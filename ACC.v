==> flow/design.v <==
`timescale 1ns/1ns
module ACC(clk, rst, ACCwrite, dataIn, dataOut);
  input clk, rst, ACCwrite;
  input[15:0] dataIn;
  output reg[15:0] dataOut;
  always@(posedge clk, posedge rst) begin
    if(rst)
      dataOut <= 16'b0000000000000000;
    else if(ACCwrite)
      dataOut <= dataIn;
  end
endmodule
module acc_TB();
  reg clock, accWrite;
  reg[15:0] data_in;
  wire[15:0] data_out;
  ACC acc(clock, accWrite, data_in, data_out);
  initial begin
    #10 clock = 0;
    #30 clock = ~clock;
    accWrite = 1;
    data_in = 16'b0000000000000000;  
    #20 data_in = 16'b0001111100000000;
    #30 clock = ~clock;
    #30 clock = ~clock;
    data_in = 16'b0001111111111111;  
    #30 clock = ~clock;
    #30 clock = ~clock;
    accWrite = 0;
    data_in = 16'b1111111111111111;  
    #30 clock = ~clock;
    accWrite = 1;
    data_in = 16'b1111110000111111;  
  end
endmodule
## Reports on ACC

Tool output for the design above, in the order of the flow.
Lines are those of the file above, counted from 1.
Operators: Yosys type, input widths -> output width; for muxes data width and select width s.
Library cell names are shortened.
Not given: n/a

| design | value |
|---|---|
| design top | ACC |
| clock port | clk |
| cell library | sky130hd |
| corner | tt_025C_1v80 |

## Elaborated design

Yosys after proc, flatten, opt, wreduce and memory -nomap, before mapping. Enables and synchronous resets that opt folds into registers are not counted as muxes. Memory bits, and registers merged into a memory's read port (data or address), are not among the register bits. Print and check cells are not counted. Equal cells are merged and count once.

| storage and ports | value |
|---|---|
| register bits after elaboration | 16 |
| bits of input ports | 19 |
| output and inout port bits | 16 |
| elaborated cells | 1 |

## Longest topological paths

Longest topological path by Yosys (ltp), each cell counted once; first at word level (registers and memories cut), then after technology mapping (sequential cells cut; the memories' decode and read muxes count).

| logic depth | value |
|---|---|
| word-level depth | 0 |
| ABC_AREA | 0 |
| gate-level depth with buffers | 3 |
| depth with buffers taken out | 1 |

## After synthesis

Source: synth_stat.txt of the flow (Yosys; design flattened, memories mapped). It holds for the ABC_AREA given above (unset counts as 0); a run with the other value may have another netlist.
The area totals of this step are shown rounded.

| mapped netlist | value |
|---|---|
| standard cells after synthesis | 35 |
| synthesis area | 650 sq um |
| area of sequential cells | 400 sq um |
| flip-flop cells | 16 |
| buffer cells | 2 |

Cells by type:

| cell type | number | total area (sq um) |
|---|---|---|
| dfrtp_1 | 16 | 400.384 |
| mux2_4 | 10 | 150.144 |
| mux2_2 | 6 | 67.565 |
| buf_12 | 1 | 20.019 |
| buf_6 | 1 | 11.261 |
| inv_1 | 1 | 3.754 |

## Worst setup path after synthesis

OpenSTA on the mapped netlist: ideal clock, no wires. The path of least setup slack (recovery checks aside). Input and output delay are each 20% of the period. Register names are those of the netlist, which keeps one name where synthesis merged equal registers.

| path post-synthesis | value |
|---|---|
| path type | input to register |
| start point | input ACCwrite |
| end point | register dataOut[10] |
| clock period | 972 ps |
| input delay | 194 ps |
| library setup time | 125 ps |
| launch time at the first pin | 194 ps |
| arrival time | 731 ps |
| data required time | 847 ps |
| path slack | 116 ps |
| delay of the path | 662 ps |
| stages on the path | 3 |
| buffers on the path | 2 |
| synthesis period reached | 856 ps |

"delay of the path" = arrival - input delay + setup time.
"stages on the path": output pins that drive a net of the path, with the launching flip-flop's if there is one; two outputs of one cell count as two.
"synthesis period reached" is the clock period less the worst setup slack; recovery checks do not enter. This is arithmetic on one report: input and output delays are still those of the set period (20% each).

| between the ends, post-synthesis | value |
|---|---|
| path through | buf_6 > buf_12 > mux2_4 |
| cells in the longest elaborated chain | 0 |
| elaborated cells on any way between the ends | 0 |
| RTL lines with such cells | 0 |

RTL lines, path post-synthesis:

| element | line | source |
|---|---|---|
| start, declared | 3 | `input clk, rst, ACCwrite;` |
| end, assigned | 8 | `dataOut <= 16'b0000000000000000;` |
| end, assigned | 10 | `dataOut <= dataIn;` |
| end, declared | 5 | `output reg[15:0] dataOut;` |

## Timing after layout

From the final timing report of job 2: the path of least setup slack in the routed layout; clock arrival at registers is part of the times.
The report prints the path's times to 10 ps; the period is as set.

| path post-layout | value |
|---|---|
| path type | register to output |
| start point | register dataOut[14] |
| end point | output dataOut[14] |
| clock period | 1,750 ps |
| external output delay | 350 ps |
| launch time at the first pin | 290 ps |
| arrival time | 1,210 ps |
| data required time | 1,400 ps |
| path slack | 190 ps |
| stages on the path | 2 |
| buffers on the path | 1 |

| between the ends, post-layout | value |
|---|---|
| path through | dfrtp_1 > clkdlybuf4s50_1 |
| cells in the longest elaborated chain | 0 |
| elaborated cells on any way between the ends | 0 |
| RTL lines with such cells | 0 |

RTL lines, path post-layout:

| element | line | source |
|---|---|---|
| start, declared | 5 | `output reg[15:0] dataOut;` |
| start, assigned | 8 | `dataOut <= 16'b0000000000000000;` |
| start, assigned | 10 | `dataOut <= dataIn;` |
| end, declared | 5 |  |

## Implementation results

ACC through Yosys and OpenROAD on sky130hd: 2 stored runs, unordered, with their settings and measured results. The constraints put input and output delay at 20% of the set period each and load the outputs with 0.01 pF.
"clock period reached": clock period set for the run, less the worst setup slack. It is reckoned from that one timing run; input and output delays stay at 20% of the period that was set.
"worst setup path time" means the part of the period allowed to the worst setup path (the constraints hold back 20% at inputs and 20% at outputs) less its slack; where the path has registers, the arrival times of their clocks count too.
"total power after layout": no workload was simulated; the value follows from the tool's default switching activity.
"worst setup path time" is known to 10 ps.
The results are shown rounded.

#### Job 1

| setting | value |
|---|---|
| period_ns | `0.806` |
| CORE_UTILIZATION | `34` |
| SETUP_SLACK_MARGIN | `0.21` |
| PLACE_DENSITY_LB_ADDON | `0.05` |
| HOLD_SLACK_MARGIN | `-0.04` |
| CORE_MARGIN | `8` |
| CELL_PAD_IN_SITES_GLOBAL_PLACEMENT | `2` |
| CELL_PAD_IN_SITES_DETAIL_PLACEMENT | `2` |
| ABC_AREA | `1` |
| GPL_TIMING_DRIVEN | `0` |
| CTS_CLUSTER_SIZE | `60` |
| CTS_CLUSTER_DIAMETER | `385` |
| CAP_MARGIN | `20` |
| SLEW_MARGIN | `5` |
| MAX_ROUTING_LAYER | `met4` |

Stopped before the end: clock tree synthesis reported DPL-0033.

#### Job 2

| setting | value |
|---|---|
| period_ns | `1.75` |
| CORE_UTILIZATION | `41` |
| SETUP_SLACK_MARGIN | `0.27` |
| PLACE_DENSITY | `0.78` |
| CORE_ASPECT_RATIO | `0.74` |
| CELL_PAD_IN_SITES_GLOBAL_PLACEMENT | `2` |
| CELL_PAD_IN_SITES_DETAIL_PLACEMENT | `1` |
| TNS_END_PERCENT | `15` |
| ABC_AREA | `0` |
| GPL_ROUTABILITY_DRIVEN | `0` |
| CTS_CLUSTER_SIZE | `48` |
| CTS_CLUSTER_DIAMETER | `121` |
| CAP_MARGIN | `20` |
| MAX_ROUTING_LAYER | `met4` |
| CORE_MARGIN | `2` |
| SLEW_MARGIN | `20` |

| result | value |
|---|---|
| total power after layout | 0.00089 W |
| area inside the die boundary | 1,900 sq um |
| worst setup path time | 1,210 ps |
| worst setup path kind | register to output |
| clock period reached | 1,561 ps |
| area of the standard cells in the finished layout | 1,100 sq um |
| Yosys chip area after synthesis | 650 sq um |
| worst slack on setup checks | 190 ps |
